==> flow/design.v <==
`timescale 1ns / 1ps
module Branch_Predictor(
input i_reset,                   
input i_saat,                    
input [31:0] i_buyruk_sayaci,    
input [31:0] i_buyruk,           
output o_buyruk_ongoru,          
input i_buyruk_atladi,  
output o_ongoru_yanlis
    );
    reg [1:0] gshare_table       [31:0];
    reg [1:0] gshare_table_next  [31:0];
    reg [4:0] branch_history_table, branch_history_table_next;  
    reg r_buyruk_ongoru, r_buyruk_ongoru_next   ;
    assign o_buyruk_ongoru = r_buyruk_ongoru    ; 
    reg r_ongoru_yanlis, r_ongoru_yanlis_next   ;
    assign o_ongoru_yanlis = r_ongoru_yanlis    ;
    reg [4:0] onceki_buyruk_erisim, onceki_buyruk_erisim_next;
    reg onceki_buyruk_dallanma, onceki_buyruk_dallanma_next;
    wire  yeni_dallanma_buyrugu; 
    assign yeni_dallanma_buyrugu = i_buyruk[6] && (!i_buyruk[2]);  
    wire [4:0] yeni_ongoru_adresi; 
    assign yeni_ongoru_adresi = branch_history_table_next[4:0] ^ i_buyruk_sayaci[6:2];
    reg [5:0] loop_counter; 
    always@* begin
        for(loop_counter=0 ; loop_counter < 32 ; loop_counter = loop_counter + 5'b1) begin   
            gshare_table_next[loop_counter] = gshare_table[loop_counter] ;                   
        end                                                                                  
        r_buyruk_ongoru_next = r_buyruk_ongoru  ;
        r_ongoru_yanlis_next = r_ongoru_yanlis  ;      
        branch_history_table_next = branch_history_table;
        onceki_buyruk_dallanma_next = onceki_buyruk_dallanma;
        onceki_buyruk_erisim_next = onceki_buyruk_erisim;
        if(onceki_buyruk_dallanma) begin                                                 
            branch_history_table_next = {branch_history_table[4:0], i_buyruk_atladi};    
            gshare_table_next[onceki_buyruk_erisim] = gshare_table_next[onceki_buyruk_erisim]  + 
                                                                i_buyruk_atladi ? ((2'b11 == gshare_table_next[onceki_buyruk_erisim]) ? 2'b0 : (2'b1)) 
                                                                : ((2'b00 == gshare_table_next[onceki_buyruk_erisim]) ? 2'b0 : (-2'b1)) ;
        end
        if(yeni_dallanma_buyrugu) begin
            r_buyruk_ongoru_next = gshare_table[yeni_ongoru_adresi][0];
            onceki_buyruk_erisim_next = yeni_ongoru_adresi; 
            onceki_buyruk_dallanma_next = 1'b1; 
        end
        else begin
            r_buyruk_ongoru_next = 1'b0;
            onceki_buyruk_dallanma_next = 1'b0;
            onceki_buyruk_erisim_next = 5'd0;
        end
    end
    always@(posedge i_saat) begin
        if(i_reset) begin
            for(loop_counter=0 ; loop_counter < 32 ; loop_counter = loop_counter + 5'b1) begin   
                gshare_table[loop_counter] <= 2'b00 ;
            end  
            r_buyruk_ongoru <= 1'b0;
            r_ongoru_yanlis <= 1'b0;      
            branch_history_table <= 5'b0;
            onceki_buyruk_dallanma <= 1'b0;
            onceki_buyruk_erisim <= 5'b0;
        end
        else begin
             for(loop_counter=0 ; loop_counter < 32 ; loop_counter = loop_counter + 5'b1) begin  
                gshare_table[loop_counter] <= gshare_table_next[loop_counter] ;  
            end
            r_buyruk_ongoru <= r_buyruk_ongoru_next;
            r_ongoru_yanlis <= r_ongoru_yanlis_next;      
            branch_history_table <= branch_history_table_next;
            onceki_buyruk_dallanma <= onceki_buyruk_dallanma_next;
            onceki_buyruk_erisim <= onceki_buyruk_erisim_next;
        end
    end 
endmodule
From RTL to reports: Branch_Predictor
What the tools print for Branch_Predictor, step after step.
Lines are those of the file above, counted from 1.
Operators: Yosys type, input widths -> output width; for muxes data width and select width s.
A cell with n/a has no value.
- top: Branch_Predictor
- clock: i_saat
- library: sky130hd
- corner: tt_025C_1v80

Word level
Yosys after proc, flatten, opt, wreduce and memory -nomap, before mapping. Print and check cells are not counted. Equal cells are merged and count once.
- reduce/logical cells: 71
- noted multiplexer cells: 40
- bitwise logic cells: 34
- $add $sub $neg at 1
- equality and inequality tests at 63
- operator list (cell ; number):
    $reduce_or 31->1 ; 32
    $eq 5x5->1 const B ; 32
    $eq 5x4->1 const B ; 16
    $mux 2 ; 35
    $reduce_and 2->1 ; 32
    $pmux 2 s32 ; 1
    $eq 5x3->1 const B ; 8
    $not 1->1 ; 33
    $pmux 1 s32 ; 1
    $eq 5x2->1 const B ; 4
    $eq 5x1->1 const B ; 2
    $logic_not 5->1 ; 2
    $xor 5x5->5 ; 1
    $mux 5 ; 1
    $add 2x1->2 ; 1
    $eq 2x2->1 const A ; 1
    $logic_not 2->1 ; 1
    $reduce_bool 2->1 ; 1
    $reduce_or 2->1 ; 1
    $mux 1 ; 2
    $logic_and 1x1->1 ; 1
    $logic_not 1->1 ; 1
- bits in registers at 76
- noted cells after elaboration: 245

Longest topological paths
Depth = most cells in a row (Yosys ltp): at word level without a register or memory, in the mapped netlist without a sequential cell, where the memories' decode and read muxes count.
- depth in word-level cells: 7
- noted ABC_AREA: 0
- gate-level depth with buffers: 16
- noted mapped depth without buffers: 10

Synthesis result
Yosys stat after the flow's synthesis: flattened, memories mapped to cells. It holds for the ABC_AREA given above (unset counts as 0); a run with the other value may have another netlist.
Totals and module areas in this step are rounded.
- area of sequential cells: 1521 um^2
- noted standard cells after synthesis: 596
- cell area after synthesis: 4695 um^2
- flip-flop cells at 76
- cell types (type ; number ; area in all (um^2)):
    sky130_fd_sc_hd__dfxtp_1 ; 76 ; 1.52E+03
    sky130_fd_sc_hd__o21ai_1 ; 59 ; 295.283
    sky130_fd_sc_hd__nor3b_1 ; 35 ; 262.752
    sky130_fd_sc_hd__o31ai_1 ; 32 ; 240.23
    sky130_fd_sc_hd__nand3b_1 ; 31 ; 232.723
    sky130_fd_sc_hd__mux2i_1 ; 23 ; 230.221
    sky130_fd_sc_hd__a21oi_1 ; 43 ; 215.206
    sky130_fd_sc_hd__nor2_1 ; 47 ; 176.419
    sky130_fd_sc_hd__nand2_1 ; 42 ; 157.651
    sky130_fd_sc_hd__nand3_1 ; 21 ; 105.101
    sky130_fd_sc_hd__buf_2 ; 17 ; 85.082
    sky130_fd_sc_hd__clkbuf_1 ; 22 ; 82.579
    sky130_fd_sc_hd__nand2b_1 ; 12 ; 75.072
    sky130_fd_sc_hd__buf_6 ; 6 ; 67.565
    sky130_fd_sc_hd__nor3_1 ; 13 ; 65.062
    sky130_fd_sc_hd__and3_1 ; 10 ; 62.56
    sky130_fd_sc_hd__nand4_1 ; 8 ; 50.048
    sky130_fd_sc_hd__o21ai_0 ; 10 ; 50.048
Other cell types: 45; their cells: 89.

Timing after synthesis
Source: OpenSTA report_checks on the synthesized netlist (no wires, ideal clock, input and output delay 20% of the period each), path of least setup slack; recovery checks are left aside. Register names are those of the netlist, which keeps one name where synthesis merged equal registers.
- kind: reg-to-reg
- from: register onceki_buyruk_erisim[4]
- to: register gshare_table[17][1]
- noted path slack: 0.899 ns
- noted data arrival time: 3.162 ns
- time at the first pin at 0.000 ns
- driving pins on the path: 15
- noted path delay: 3.231 ns
- clock period: 4.13 ns
- path buffers at 4
- noted synthesis period reached: 3.231 ns
"path delay" = arrival - input delay + setup time.
"driving pins on the path": output pins that drive a net of the path, with the launching flip-flop's if there is one; two outputs of one cell count as two.
"synthesis period reached" is the clock period less the worst setup slack; recovery checks do not enter. This is arithmetic on one report: input and output delays are still those of the set period (20% each).
- cell sequence: sky130_fd_sc_hd__dfxtp_1 > sky130_fd_sc_hd__buf_2 > sky130_fd_sc_hd__or4_1 > sky130_fd_sc_hd__a21oi_1 > sky130_fd_sc_hd__nor4_1 > sky130_fd_sc_hd__o2111a_1 > sky130_fd_sc_hd__a2bb2oi_4 > sky130_fd_sc_hd__buf_2 > sky130_fd_sc_hd__ha_1 > sky130_fd_sc_hd__clkbuf_1 > sky130_fd_sc_hd__nor3b_1 > sky130_fd_sc_hd__o221a_1 > sky130_fd_sc_hd__a31oi_2 > sky130_fd_sc_hd__buf_4 > sky130_fd_sc_hd__o21ai_1
- RTL lines, path post-synthesis (item ; RTL line ; text):
    start, declared ; 18 ; reg [4:0] onceki_buyruk_erisim, onceki_buyruk_erisim_next;
    start, assigned ; 60 ; onceki_buyruk_erisim <= 5'b0;
    start, assigned ; 70 ; onceki_buyruk_erisim <= onceki_buyruk_erisim_next;
    end, assigned ; 54 ; gshare_table[loop_counter] <= 2'b00 ;
    end, assigned ; 64 ; gshare_table[loop_counter] <= gshare_table_next[loop_counter] ;
    end, declared ; 11 ; reg [1:0] gshare_table       [31:0];
No chain of elaborated cells between the ends is given.

Worst path after layout
Path of least setup slack in the final report of run 1 (OpenROAD, finished layout, wires in). Where an end is a register, its clock arrival counts in the times.
- kind: reg-to-reg
- from: register onceki_buyruk_erisim[1]
- to: register gshare_table[26][1]
- path buffers at 1
- time at the first pin at 0.36 ns
- noted path slack: 1.39 ns
- noted data arrival time: 4.24 ns
- driving pins on the path: 12
- clock period: 5.34 ns
- cell sequence: sky130_fd_sc_hd__dfxtp_1 > sky130_fd_sc_hd__nor4_1 > sky130_fd_sc_hd__and3_1 > sky130_fd_sc_hd__a2111oi_0 > sky130_fd_sc_hd__o2111a_1 > sky130_fd_sc_hd__a2bb2oi_4 > sky130_fd_sc_hd__ha_1 > sky130_fd_sc_hd__nor3b_2 > sky130_fd_sc_hd__o221a_1 > sky130_fd_sc_hd__a31oi_2 > sky130_fd_sc_hd__buf_4 > sky130_fd_sc_hd__o21ai_1
- RTL lines, path after layout (item ; RTL line ; text):
    start, declared ; 18 ; reg [4:0] onceki_buyruk_erisim, onceki_buyruk_erisim_next;
    start, assigned ; 60 ; onceki_buyruk_erisim <= 5'b0;
    start, assigned ; 70 ; onceki_buyruk_erisim <= onceki_buyruk_erisim_next;
    end, assigned ; 54 ; gshare_table[loop_counter] <= 2'b00 ;
    end, assigned ; 64 ; gshare_table[loop_counter] <= gshare_table_next[loop_counter] ;
    end, declared ; 11 ; reg [1:0] gshare_table       [31:0];
No chain of elaborated cells between the ends is given.

Branch_Predictor through Yosys and OpenROAD on sky130hd: 2 stored runs, unordered, with their settings and measured results. The constraints put input and output delay at 20% of the set period each and load the outputs with 0.01 pF.
"period reached" means the clock period less the worst setup slack. The figure is calculated, with input and output delays left at 20% of the set period.
"allowed time less slack (worst setup path)" is the time allowed to the run's worst setup path (the clock period less input and output delay, where it has them) less its slack. Clock arrival times count: a late capture clock shortens it, a late launch clock lengthens it.
"power" is the tool's figure for a default switching activity; nothing was simulated.
The results are shown rounded.

Run 1
Settings were period_ns = 5.34; CORE_UTILIZATION = 72; PLACE_DENSITY = 0.52; CORE_MARGIN = 8; TNS_END_PERCENT = 95; ABC_AREA = 0; GPL_TIMING_DRIVEN = 1; CAP_MARGIN = 10; SLEW_MARGIN = 20
- area of the synthesized netlist at 4695 um^2
- noted the die size: 9360 um^2
- standard-cell area after routing at 4856 um^2
- utilization in the final report: 76.9 %
- lowest setup slack at 1.393 ns
- setup TNS at 0.000 ns
- noted the worst hold slack in the final report: 0.478 ns
- power: 1134 uW
- period reached: 3.947 ns
- allowed time less slack (worst setup path): 3.95 ns
- worst setup path kind: reg-to-reg

Run 2
Settings were period_ns = 2.95; CORE_UTILIZATION = 43; PLACE_DENSITY_LB_ADDON = 0.16; HOLD_SLACK_MARGIN = 0.0; CELL_PAD_IN_SITES_DETAIL_PLACEMENT = 2; CTS_CLUSTER_DIAMETER = 155; SLEW_MARGIN = 35; MIN_ROUTING_LAYER = met1; CAP_MARGIN = 20; CORE_MARGIN = 2
- area of the synthesized netlist at 4695 um^2
- noted the die size: 11770 um^2
- standard-cell area after routing at 5928 um^2
- utilization in the final report: 55.2 %
- lowest setup slack at -0.272 ns
- setup TNS at -8.481 ns
- noted the worst hold slack in the final report: 0.523 ns
- power: 2533 uW
- period reached: 3.222 ns
- allowed time less slack (worst setup path): 3.22 ns
- worst setup path kind: reg-to-reg
