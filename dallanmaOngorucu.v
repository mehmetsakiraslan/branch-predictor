==> flow/design.v <==
`timescale 1ns / 1ps
module dallanmaOngorucu(
input rst_g,                   
input clk_g,                    
input [32'd32-1:0] i_buyruk_adresi,                                                                 
input [32'd32-1:0] i_buyruk,             
input is_jr,
input is_branch,
input is_jalr,
input is_j,
input is_jal,
input is_comp, 
output [32'd32-1:0] o_atlanan_adres,
output o_buyruk_ongoru,         
input guncelle_gecerli_g,
input [32'd32-1:0] i_eski_buyruk,     
input [32'd32-1:0] i_eski_buyruk_adresi,
input i_buyruk_atladi,  
input [32'd32-1:0] i_atlanan_adres, 
input i_ongoru_yanlis
    );
    reg [31:0] r_atlanan_adres, r_atlanan_adres_next;
    assign o_atlanan_adres = r_atlanan_adres;
    reg r_buyruk_ongoru, r_buyruk_ongoru_next;
    assign o_buyruk_ongoru = r_buyruk_ongoru;
    reg [33:0] btb       [31:0];
    reg [33:0] btb_next  [31:0];
    reg [31:0] ras       [3:0];
    reg [31:0] ras_next  [3:0];
    reg [7:0] bht, bht_next; 
    reg [2:0] bht_pointer, bht_pointer_next;
    wire yeni_dallanma_buyrugu;
    assign yeni_dallanma_buyrugu = is_branch;
    wire eski_dallanma_buyrugu;
    assign eski_dallanma_buyrugu = i_eski_buyruk[6:0] == 7'b1100011;
    wire [4:0] yeni_ongoru_adresi;
    assign yeni_ongoru_adresi = ((yeni_dallanma_buyrugu && guncelle_gecerli_g) ? ({bht[4:1], i_buyruk_atladi}) : (bht[4:0])) ^ i_buyruk_adresi[6:2];  
    wire [4:0] eski_ongoru_adresi;
    assign eski_ongoru_adresi = bht_next[(bht_pointer)+:4] ^ i_eski_buyruk_adresi;  
    wire eski_uncond_buyruk;
    assign eski_uncond_buyruk = (i_eski_buyruk[6:0] == 7'b1100111) || (is_comp &&  (i_eski_buyruk[15:12] == 4'b1001 ));   
    wire rd_link;
    assign rd_link = (!is_comp && ((i_buyruk[11:7] == 5'd1) || (i_buyruk[11:7] == 5'd5))) || (is_comp && !is_jal);  
    wire rs1_link; 
    assign rs1_link = (!is_comp && is_jalr && ((i_buyruk[19:15] == 5'd1) || (i_buyruk[19:15] == 5'd5))) 
                        || (is_comp && ((i_buyruk[11:7] == 5'd1) || (i_buyruk[11:7] == 5'd5))); 
    wire rd_esitdegil_rs1;
    assign rd_esitdegil_rs1 = (!is_comp && is_jalr && (i_buyruk[19:15] != i_buyruk[19:15]));
    wire ras_push;
    assign ras_push = ((is_jal) || (is_jalr)) && (rd_link); 
    wire ras_pop;
    assign ras_pop = (is_jalr || is_jr) && (rs1_link &&(!rd_link && (rd_link && rd_esitdegil_rs1)));  
    integer loop_counter; 
    always@* begin
        for(loop_counter=0; loop_counter<32; loop_counter=loop_counter+1) begin  
            btb_next[loop_counter] = btb[loop_counter] ;                  
        end
        for(loop_counter=0; loop_counter<4; loop_counter=loop_counter+1) begin   
            ras_next[loop_counter] = ras[loop_counter] ;                  
        end
        bht_next = bht;
        bht_pointer_next = bht_pointer;
        r_atlanan_adres_next = r_atlanan_adres;
        r_buyruk_ongoru_next = r_buyruk_ongoru; 
        if(is_branch) begin
            r_buyruk_ongoru_next = btb[yeni_ongoru_adresi][33];
            bht_next = {bht[6:0], btb[yeni_ongoru_adresi][33]};  
            bht_pointer_next = bht_pointer + 3'd1; 
            r_atlanan_adres_next = btb[yeni_ongoru_adresi][31:0];
        end
        if(eski_dallanma_buyrugu && guncelle_gecerli_g) begin
            bht_pointer_next = (bht_pointer != 3'd0) ?  ((is_branch) ? (bht_pointer) : (bht_pointer - 3'd1)) : (3'd0);
            btb_next[eski_ongoru_adresi][31:0] = i_eski_buyruk_adresi;
            if(i_ongoru_yanlis) begin
                case({i_buyruk_atladi, btb[eski_ongoru_adresi][33:32]})
                3'b111:  btb_next[eski_ongoru_adresi][33:32] = 2'b11;
                3'b110:  btb_next[eski_ongoru_adresi][33:32] = 2'b11;
                3'b101:  btb_next[eski_ongoru_adresi][33:32] = 2'b10;
                3'b100:  btb_next[eski_ongoru_adresi][33:32] = 2'b01;
                3'b011:  btb_next[eski_ongoru_adresi][33:32] = 2'b10;
                3'b010:  btb_next[eski_ongoru_adresi][33:32] = 2'b01;
                3'b001:  btb_next[eski_ongoru_adresi][33:32] = 2'b00;
                3'b000:  btb_next[eski_ongoru_adresi][33:32] = 2'b00;
                endcase
                btb_next[eski_ongoru_adresi][31:0] = i_atlanan_adres;    
                for(loop_counter=1 ;loop_counter<5; loop_counter=loop_counter+1) begin
                    bht_next[loop_counter] = bht[loop_counter+bht_pointer];  
                end
                bht_next[0] = i_buyruk_atladi;
                for(loop_counter=0 ;loop_counter<3; loop_counter=loop_counter+1) begin 
                    ras_next[loop_counter] = 32'd0; 
                end
            end
        end
        if (is_jr || is_jalr) begin
            r_atlanan_adres_next = btb[yeni_ongoru_adresi][31:0];
        end
        if (is_jal) begin  
            r_atlanan_adres_next = i_buyruk_adresi + {{13{i_buyruk[31]}}, i_buyruk[19:12], i_buyruk[20], i_buyruk[30:21]};
        end
        if (is_j) begin 
            r_atlanan_adres_next = i_buyruk_adresi + {{21{i_buyruk[11]}}, i_buyruk[4], i_buyruk[9:8], i_buyruk[10],i_buyruk[6], i_buyruk[7], i_buyruk[3:1], i_buyruk[5]};
        end
        if(eski_uncond_buyruk && i_ongoru_yanlis) begin
            btb_next[eski_ongoru_adresi][31:0] = i_atlanan_adres;  
        end
        if(ras_push) begin
            ras_next[3] = ras[2];
            ras_next[2] = ras[1];
            ras_next[1] = ras[0];
            ras_next[0] = i_buyruk_adresi;  
        end
        if(ras_pop) begin
            ras_next[3] = 32'd0;
            ras_next[2] = ras[3];
            ras_next[1] = ras[2];
            ras_next[0] = ras[1];
            r_atlanan_adres_next = ras[0]; 
        end
    end 
    always@(posedge clk_g) begin
        if(rst_g) begin
            for(loop_counter=0; loop_counter<32; loop_counter=loop_counter+1) begin  
                btb[loop_counter] <= 34'b11_00000000000000000000000000000000;                  
            end
            for(loop_counter=0; loop_counter<4; loop_counter=loop_counter+1) begin   
                ras[loop_counter] <= 32'd0;                  
            end
            bht <= 8'd0;
            bht_pointer <= 3'd0;
            r_atlanan_adres <= 32'd0 ;
            r_buyruk_ongoru <= 1'd0;
        end
        else begin
            for(loop_counter=0; loop_counter<32; loop_counter=loop_counter+1) begin  
                btb[loop_counter] <= btb_next[loop_counter] ;                  
            end
            for(loop_counter=0; loop_counter<4; loop_counter=loop_counter+1) begin   
                ras[loop_counter] <= ras_next[loop_counter] ;                  
            end
            bht <= bht_next;
            bht_pointer <= bht_pointer_next;
            r_atlanan_adres <= r_atlanan_adres_next;
            r_buyruk_ongoru <= r_buyruk_ongoru_next;
        end
    end
endmodule
== Tool chain data of dallanmaOngorucu ==
The steps from the RTL of dallanmaOngorucu to its reports follow in flow order.
Lines are those of the file above, counted from 1.
Operators: Yosys type, input widths -> output width; for muxes data width and select width s.
Library cell names are shortened.
Not given: --

* Design top: dallanmaOngorucu
* Clock: clk_g
* Standard-cell library: sky130hd
* Timing corner: tt_025C_1v80

== Elaborated design ==
Source: Yosys, flattened and elaborated. Widths are those after wreduce. Registers that Yosys merges into a memory's read port (data or address) are not register bits. Print and check cells do not count.

* Bits in registers: 1132
* Input bits: 171
* Output and inout port bits: 33
* Cells after elaboration: 737

* Add/sub/neg operators: 8
* Equal/unequal tests: 201
* Shifts and indexed selects: 5
* Muxes and demuxes: 372
* Bitwise gates (word level): 2
* Reductions and logical operators: 81

{| class="wikitable"
|+ Operators by type and width
! cell !! number
|-
| $pmux 32 s2 || 96
|-
| $mux 32 || 100
|-
| $pmux 34 s32 || 2
|-
| $reduce_or 31->1 || 32
|-
| $ne 2x2->1 const B || 128
|-
| $mux 2 || 128
|-
| $pmux 2 s4 || 32
|-
| $reduce_and 6->1 || 32
|-
| $eq 5x5->1 const B || 32
|-
| $eq 5x4->1 const B || 16
|-
| $mux 34 || 2
|-
| $eq 5x3->1 const B || 8
|-
| $add 32x31->32 || 1
|-
| $add 32x32->32 || 1
|-
| $shiftx 8x5->1 || 4
|-
| $eq 5x2->1 const B || 4
|-
| $eq 7x7->1 const B || 2
|-
| $eq 3x3->1 const B || 4
|-
| $mux 3 || 4
|-
| $eq 5x1->1 const B || 2
|-
| $logic_not 5->1 || 2
|-
| $add 2x3->4 const A || 2
|-
| $reduce_or 2->1 || 4
|-
| $shiftx 8x4->4 || 1
|-
| $mux 8 || 1
|-
| $eq 3x2->1 const B || 2
|-
| $mux 1 || 6
|-
| $xor 4x5->5 || 1
|}

Other operator kinds: 16; their cells: 20.

== Depth ==
Depth = most cells in a row (Yosys ltp): at word level without a register or memory, in the mapped netlist without a sequential cell, where the memories' decode and read muxes count.

* Depth in word-level cells: 18
* ABC_AREA: 0
* Gate-level depth with buffers: 20
* Gate-level depth less buffers: 17

== Netlist ==
Source: synth_stat.txt of the flow (Yosys; design flattened, memories mapped). It holds for the ABC_AREA given above (unset counts as 0); a run with the other value may have another netlist.

* Mapped cells: 6904
* Chip area (Yosys): 55032.8 sq um
* Sequential part of the area: 22661.7 sq um
* Mapped flip-flops: 1132
* Buffer cells: 721

{| class="wikitable"
|+ Cells by type
! cell !! number !! total area (sq um)
|-
| dfxtp_1 || 1132 || 2.27E+04
|-
| a22oi_1 || 590 || 4.43E+03
|-
| nor2_1 || 1128 || 4.23E+03
|-
| nor3_1 || 824 || 4.12E+03
|-
| o22ai_1 || 414 || 2.59E+03
|-
| clkbuf_1 || 591 || 2.22E+03
|-
| a21oi_1 || 322 || 1.61E+03
|-
| a211oi_1 || 208 || 1.56E+03
|-
| nand2_1 || 365 || 1.37E+03
|-
| a221oi_1 || 153 || 1.34E+03
|-
| a22o_1 || 143 || 1.25E+03
|-
| ha_1 || 66 || 825.792
|-
| o21ai_0 || 110 || 550.528
|-
| nand3_1 || 94 || 470.451
|-
| nand4_1 || 70 || 437.92
|-
| mux2i_1 || 37 || 370.355
|-
| a222oi_1 || 35 || 350.336
|-
| xnor2_1 || 39 || 341.578
|}

Other cell types: 76; their cells: 583.

== Worst setup path after synthesis ==
Path of least setup slack by OpenSTA after synthesis, without wires, with an ideal clock, recovery checks aside; 20% of the period is set as input and as output delay. Where synthesis merged equal registers, the netlist keeps one of their names.

* Path kind: in2reg
* From: in is_branch
* To: reg btb[29][33]
* Period: 6.06 ns
* External input delay: 1.212 ns
* Setup time: 0.081 ns
* Launch time at the first pin: 1.212 ns
* Arrival: 4.951 ns
* Required time: 5.979 ns
* Path slack: 1.028 ns
* Delay of the path: 3.820 ns
* Driving pins on the path: 17
* Buffers on the path: 3
* Period reached after synthesis: 5.032 ns

"delay of the path" = arrival - input delay + setup time.
"driving pins on the path" counts driving pins, that of a launching flip-flop among them; a cell with two outputs on the path counts twice.
"period reached after synthesis" = period - worst setup slack (recovery checks aside). The figure is calculated, with input and output delays left at 20% of the set period.
Between the ends stands the longest chain of elaborated cells between them, by number of cells; it is not shown to be the way that was timed. Of several equally long chains one is given.
A line is the first line of the expression or statement that the cell stems from. Yosys adds cells for indexed reads and writes and turns some case tables into memories.

* Cells stage by stage: buf_2 -> and3_1 -> or3b_1 -> clkbuf_1 -> nand2_1 -> mux4_2 -> nor2_1 -> o31ai_2 -> a21boi_1 -> o21ai_1 -> a211oi_1 -> a211oi_1 -> nand4bb_1 -> mux2i_1 -> maj3_2 -> buf_6 -> a22oi_1
* Cells in the longest elaborated chain: 18
* Elaborated cells between the ends (all ways): 103
* Those cells by class: eq/ne: 73; shift: 1; mux: 17; logic: 2; reduce/logical: 10

{| class="wikitable"
|+ RTL lines, path after synthesis
! item !! RTL line !! source
|-
| start: declaration || 8 || <nowiki>input is_branch,</nowiki>
|-
| $logic_and 1x1->1 || 37 || <nowiki>assign yeni_ongoru_adresi = ((yeni_dallanma_buyrugu && guncelle_gecerli_g) ? ({bht[4:1], i_buyruk_atladi}) : ( ...</nowiki>
|-
| $mux 1 || 37 ||
|-
| $xor 5x5->5 || 37 ||
|-
| $eq 5x5->1 || 67 || <nowiki>bht_next = {bht[6:0], btb[yeni_ongoru_adresi][33]};</nowiki>
|-
| $pmux 34 s32 || 67 ||
|-
| $mux 8 || 65 || <nowiki>if(is_branch) begin</nowiki>
|-
| $mux 1 || 74 || <nowiki>if(i_ongoru_yanlis) begin</nowiki>
|-
| [... 4 more ...] || -- ||
|-
| $pmux 34 s32 || 75 || <nowiki>case({i_buyruk_atladi, btb[eski_ongoru_adresi][33:32]})</nowiki>
|-
| $mux 34 || 74 ||
|-
| $mux 34 || 71 || <nowiki>if(eski_dallanma_buyrugu && guncelle_gecerli_g) begin</nowiki>
|-
| $eq 3x1->1 || 75 ||
|-
| $reduce_or 2->1 || -- ||
|-
| $ne 2x2->1 || -- ||
|-
| $reduce_and 6->1 || -- ||
|-
| end: assignment || 124 || <nowiki>btb[loop_counter] <= 34'b11_00000000000000000000000000000000;</nowiki>
|-
| end: assignment || 136 || <nowiki>btb[loop_counter] <= btb_next[loop_counter] ;</nowiki>
|-
| end: declaration || 26 || <nowiki>reg [33:0] btb       [31:0];</nowiki>
|}

== Path in the finished layout ==
From the final timing report of job 1: the path of least setup slack in the routed layout; clock arrival at registers is part of the times.

* Path kind: in2reg
* From: in i_eski_buyruk[0]
* To: reg btb[19][6]
* Period: 5.38 ns
* External input delay: 1.08 ns
* Setup time: 0.09 ns
* Launch time at the first pin: 1.08 ns
* Arrival: 5.91 ns
* Required time: 6.07 ns
* Path slack: 0.16 ns
* Driving pins on the path: 15
* Buffers on the path: 5

Between the ends stands the longest chain of elaborated cells between them, by number of cells; it is not shown to be the way that was timed. Of several equally long chains one is given.

* Cells stage by stage: clkdlybuf4s50_1 -> nand4b_1 -> o31ai_1 -> o21ai_0 -> mux4_2 -> mux2i_2 -> xor2_2 -> buf_4 -> buf_4 -> nand2_1 -> buf_4 -> nor2_2 -> nand2_1 -> buf_4 -> a311oi_1
* Cells in the longest elaborated chain: 13
* Elaborated cells between the ends (all ways): 47
* Those cells by class: eq/ne: 33; shift: 1; mux: 7; logic: 1; reduce/logical: 5

{| class="wikitable"
|+ RTL lines, path post-layout
! item !! RTL line !! source
|-
| start: declaration || 16 || <nowiki>input [32'd32-1:0] i_eski_buyruk,</nowiki>
|-
| $eq 7x7->1 || 35 || <nowiki>assign eski_dallanma_buyrugu = i_eski_buyruk[6:0] == 7'b1100011;</nowiki>
|-
| $logic_and 1x1->1 || 71 || <nowiki>if(eski_dallanma_buyrugu && guncelle_gecerli_g) begin</nowiki>
|-
| $mux 5 || 71 ||
|-
| $shiftx 8x4->4 || 39 || <nowiki>assign eski_ongoru_adresi = bht_next[(bht_pointer)+:4] ^ i_eski_buyruk_adresi;</nowiki>
|-
| $xor 4x5->5 || 39 ||
|-
| $eq 5x4->1 || 73 || <nowiki>btb_next[eski_ongoru_adresi][31:0] = i_eski_buyruk_adresi;</nowiki>
|-
| $reduce_or 31->1 || -- ||
|-
| $pmux 32 s2 || 73 ||
|-
| $pmux 32 s2 || 85 || <nowiki>btb_next[eski_ongoru_adresi][31:0] = i_atlanan_adres;</nowiki>
|-
| $mux 32 || 74 || <nowiki>if(i_ongoru_yanlis) begin</nowiki>
|-
| $mux 32 || 71 ||
|-
| $pmux 32 s2 || 105 || <nowiki>btb_next[eski_ongoru_adresi][31:0] = i_atlanan_adres;</nowiki>
|-
| $mux 32 || 104 || <nowiki>if(eski_uncond_buyruk && i_ongoru_yanlis) begin</nowiki>
|-
| end: assignment || 124 || <nowiki>btb[loop_counter] <= 34'b11_00000000000000000000000000000000;</nowiki>
|-
| end: assignment || 136 || <nowiki>btb[loop_counter] <= btb_next[loop_counter] ;</nowiki>
|-
| end: declaration || 26 || <nowiki>reg [33:0] btb       [31:0];</nowiki>
|}

## Implementation results

Module dallanmaOngorucu, platform sky130hd: 2 stored runs of the flow (Yosys, OpenROAD) with differing settings, in no particular order. Input and output delays are each 20% of the period that was set; the output load is 0.01 pF.
"period achieved" = clock period - worst setup slack. The figure is calculated, with input and output delays left at 20% of the set period.
"power consumption" rests on the timing tool's default activity at the inputs, not on a simulated workload.

=== Job 1 ===
{| class="wikitable"
! Setting !! Value
|-
| period_ns || 5.38
|-
| CAP_MARGIN || 20
|-
| CORE_MARGIN || 2
|-
| CORE_UTILIZATION || 40
|-
| SLEW_MARGIN || 20
|-
! Result !! Value
|-
| Yosys chip area after synthesis || 55032.8 sq um
|-
| Overall die area || 140565.0 sq um
|-
| Std-cell area (final layout) || 70674.0 sq um
|-
| Post-layout utilization || 51.6%
|-
| Lowest setup slack || 0.159 ns
|-
| Power consumption || 0.02086 W
|-
| Period achieved || 5.221 ns
|}

=== Job 2 ===
{| class="wikitable"
! Setting !! Value
|-
| period_ns || 3.36
|-
| CORE_UTILIZATION || 38
|-
| SETUP_SLACK_MARGIN || 0.35
|-
| PLACE_DENSITY_LB_ADDON || 0.04
|-
| CORE_ASPECT_RATIO || 0.54
|-
| CELL_PAD_IN_SITES_DETAIL_PLACEMENT || 2
|-
| ABC_AREA || 1
|-
| GPL_TIMING_DRIVEN || 0
|-
| MAX_ROUTING_LAYER || met4
|-
| CAP_MARGIN || 20
|-
| CORE_MARGIN || 2
|-
| SLEW_MARGIN || 20
|}
Unfinished; error DPL-0033 in clock tree synthesis.
